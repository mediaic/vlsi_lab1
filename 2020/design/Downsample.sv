==> flow/design.v <==
module Forward(
    input  logic clk,
    input  logic rst,
    input  logic src_rdy,
    output logic src_ack,
    output logic dst_rdy,
    input  logic dst_ack
);
    logic dst_rdy_w;
    assign dst_rdy_w = src_rdy || (dst_rdy && !dst_ack);
    assign src_ack = !dst_rdy || dst_ack;
    always_ff @(posedge clk or negedge rst) begin
        if (!rst) dst_rdy <= 1'b0;
        else dst_rdy <= dst_rdy_w;
    end
endmodule
module Merge(
    src_rdys,
    src_acks,
    dst_rdy,
    dst_ack
);
    parameter N = 2;
    input  logic [N-1:0] src_rdys;
    output logic [N-1:0] src_acks;
    output logic dst_rdy;
    input  logic dst_ack;
    assign dst_rdy = &src_rdys;
    assign src_acks = {N{dst_rdy && dst_ack}};
endmodule
module Broadcast(
    clk,
    rst,
    src_rdy,
    src_ack,
    dst_rdys,
    dst_acks
);
    parameter N = 2;
    input  logic clk;
    input  logic rst;
    input  logic src_rdy;
    output logic src_ack;
    output logic [N-1:0] dst_rdys;
    input  logic [N-1:0] dst_acks;
    logic [N-1:0] got, got_test, got_w;
    assign dst_rdys = {N{src_rdy}} & ~got;
    assign got_test = got | dst_acks;
    assign src_ack = &got_test;
    assign got_w = (src_rdy && !src_ack) ? got_test : '0;
    always_ff @(posedge clk or negedge rst) begin
        if (!rst) got <= '0;
        else got <= got_w;
    end
endmodule
module AcceptIf(
    input  logic cond,
    input  logic src_rdy,
    output logic src_ack,
    output logic dst_rdy,
    input  logic dst_ack,
    output logic accept
);
    parameter bit COND = 1;
    assign accept = cond == COND;
    assign dst_rdy = src_rdy;
    assign src_ack = dst_ack && accept;
endmodule
module IgnoreIf(
    input  logic cond,
    input  logic src_rdy,
    output logic src_ack,
    output logic dst_rdy,
    input  logic dst_ack,
    output logic ignore
);
    parameter bit COND = 1;
    assign ignore = cond == COND;
    assign dst_rdy = !ignore && src_rdy;
    assign src_ack = ignore || dst_ack;
endmodule
module Downsample(
    input clk,
    input rst,
    input  logic       i_rdy,
    output logic       i_ack,
    input  logic [7:0] i_data,
    output logic       o_rdy,
    input  logic       o_ack,
    output logic [7:0] o_data
);
    logic [8:0] i_tmp;
    logic o_counter;
    IgnoreIf IGN(
        .cond(o_counter!=1),
        .src_rdy(i_rdy),
        .src_ack(i_ack),
        .dst_rdy(g_rdy),
        .dst_ack(g_ack),
        .ignore()
    );
    Forward F(
        .clk(clk),
        .rst(rst),
        .src_rdy(g_rdy),
        .src_ack(g_ack),
        .dst_rdy(o_rdy),
        .dst_ack(o_ack)
    );
    always_ff @(posedge clk or negedge rst) begin
        if (!rst) begin
            o_data <= '0;
        end else if (g_rdy && g_ack) begin
            o_data <= (i_tmp + i_data) >> 1;
        end
    end
    always_ff @(posedge clk or negedge rst) begin
        if (!rst) begin
            i_tmp <= 1'b0;
            o_counter <= '0;
        end else if (i_rdy && i_ack)begin
            i_tmp <= i_data+1;
            o_counter <= o_counter+1;
        end
    end
endmodule
# == Reports on Downsample ==
# Tool output for the design above, in the order of the flow.
# Line numbers count from 1 in the design file above.
# Library cell names are shortened.
# The mark n/a stands for no value.
# design
design,Downsample
clock,clk
lib,sky130hd
lib_corner,tt_025C_1v80

# == Word-level counts ==
# Counts by Yosys on the flattened word-level netlist (proc, flatten, opt, wreduce; memories kept). Register bits leave out memories and registers merged into their read ports (data or address); mux counts leave out enables and synchronous resets folded into registers. Print and check cells are left out. Cells with the same type and inputs are merged into one.
# bits
input_bits,12
register_bits,19
out_inout_bits,10
elab_cells,17
# classes
reduce_logical,9
addsub,3
bitwise,1
# op_table
op,n
adder 8 x 1 -> 9 bit with constant B,1
adder 9 x 8 -> 9 bit,1
logical AND 1 bit,4
logical OR 1 bit,3
logical NOT 1 bit,2
adder 1 bit with constant B,1
inverter 1 bit,1

# == Depth ==
# Longest topological path by Yosys (ltp), each cell counted once; first at word level (registers and memories cut), then after technology mapping (sequential cells cut; the memories' decode and read muxes count).
# logic_depth
depth_word,4
abc_area,0
mapped_depth,6
ltp_nobuf,6

# == Synthesis result ==
# Yosys stat after the flow's synthesis: flattened, memories mapped to cells. It holds for the ABC_AREA given above (unset counts as 0); a run with the other value may have another netlist.
# Totals and module areas in this step are rounded.
# types
cell,n
dfrtp_1,19
ha_1,8
nand2_1,23
o21ai_0,8
o31ai_1,5
nand3_1,7
xor2_1,4
a21oi_2,3
nor4b_1,3
xnor2_1,3
nand4_1,4
a211oi_1,3
nor2_1,6
fa_1,1
nor4_1,3
o2111ai_1,2
o31a_1,2
a21boi_1,2
# Not listed: further types 17, cells in them 24.
# mapped
buf_cells,4
seq_area_mm2,0.00048
yosys_area_mm2,0.0012
mapped_cells,130
ffs,19
# The figures by module come from a second, unflattened synthesis with its own total; it is not the netlist above.
# unflattened
cells_unflattened,114
hier_area_mm2,0.0011
# Rows give one instance, submodules left out.
# modules
mod,mod_area_mm2,cells,n_inst
Downsample,0.001,108,1
Forward,0.000048,3,1
IgnoreIf,0.000023,3,1

# == Timing after synthesis ==
# Source: OpenSTA report_checks on the synthesized netlist (no wires, ideal clock, input and output delay 20% of the period each), path of least setup slack; recovery checks are left aside. Register names are those of the netlist, which keeps one name where synthesis merged equal registers.
# synth_path
kind,reg2reg
start,register i_tmp[0]
end,register o_data[5]
tclk_ns,1.77
required_ns,1.701
stages,7
n_path_buf,0
setup_slack_ns,0.039
delay_ns,1.731
t_arrival_ns,1.662
synth_period_reached_ns,1.731
# "delay_ns" = arrival - input delay + setup time.
# "stages" counts driving pins, that of a launching flip-flop among them; a cell with two outputs on the path counts twice.
# "synth_period_reached_ns" is the clock period less the worst setup slack; recovery checks do not enter. This is arithmetic on one report: input and output delays are still those of the set period (20% each).
# The rows between start and end are the longest chain of elaborated cells between them; the timing report does not say that the signal goes this way. Where chains are equally long, one stands for them.
# A line is the first line of the expression or statement that the cell stems from. Yosys adds cells for indexed reads and writes and turns some case tables into memories.
# synth_via
cell_sequence,dfrtp_1 > and2_1 > fa_1 > nand3_1 > a21boi_1 > or4_1 > nand3_1
elab_chain_cells,1
# synth_rtl
item,line_no,text
"start, declared",92,logic [8:0] i_tmp;
"start, assigned",119,i_tmp <= 1'b0;
"start, assigned",122,i_tmp <= i_data+1;
adder 9 x 8 -> 9 bit,114,o_data <= (i_tmp + i_data) >> 1;
"end, assigned",112,o_data <= '0;
"end, assigned",114,
"end, declared",90,output logic [7:0] o_data

# == Worst path after layout ==
# From the final timing report of entry A: the path of least setup slack in the routed layout; clock arrival at registers is part of the times.
# layout_path
kind,in2out
start,input o_ack
end,output i_ack
required_ns,2.42
n_path_buf,2
setup_slack_ns,0.61
stages,3
t_arrival_ns,1.81
tclk_ns,3.02
# The rows between start and end are the longest chain of elaborated cells between them; the timing report does not say that the signal goes this way. Where chains are equally long, one stands for them.
# layout_via
cell_sequence,clkdlybuf4s50_1 > nand3b_1 > clkdlybuf4s50_1
elab_chain_cells,2
# layout_rtl
item,line_no,text
"start, declared",89,"input  logic       o_ack,"
logical OR 1 bit,11,assign src_ack = !dst_rdy || dst_ack;
logical OR 1 bit,80,assign src_ack = ignore || dst_ack;
"end, declared",86,"output logic       i_ack,"

# Measured data: module Downsample, platform sky130hd, 2 stored runs of the flow under differing settings, order arbitrary. Input and output delays are each 20% of the period that was set; the output load is 0.01 pF.
# By "clock_period_reached_ns" is meant the clock period of the run minus its worst setup slack. This is arithmetic on one report: input and output delays are still those of the set period (20% each).
# "worstPathTime_ns": the worst setup path's part of the clock period (all of it between registers, 20% less for each end at a port) less its slack. A launch clock that arrives late makes it longer, a capture clock that arrives late makes it shorter.
# "final_power_mw": no workload was simulated; the value follows from the tool's default switching activity.
# Results are given in rounded form.
# Among the settings, n/a means not set for that run.
run name,period_ns,CORE_UTILIZATION,CELL_PAD_IN_SITES_DETAIL_PLACEMENT,GPL_ROUTABILITY_DRIVEN,CAP_MARGIN,CORE_MARGIN,SLEW_MARGIN,yosys.chip_area_mm2,tns_ns,clock_period_reached_ns,timing.hold.ws_ns,finalUtil_pct,worstPathTime_ns,worst_setup_path_type,final_stdcell_area_mm2,dieArea_mm2,setup_worst_slack_ns,final_power_mw
entry A,3.02,29,1,1,5,2,20,0.0012,0.000,2.410,0.48,37,1.20,in2out,0.0015,0.0047,0.61,0.96
entry B,2.62,40,n/a,n/a,20,2,20,0.0012,0.000,2.202,0.49,50,1.15,in2out,0.0015,0.0035,0.42,1.1
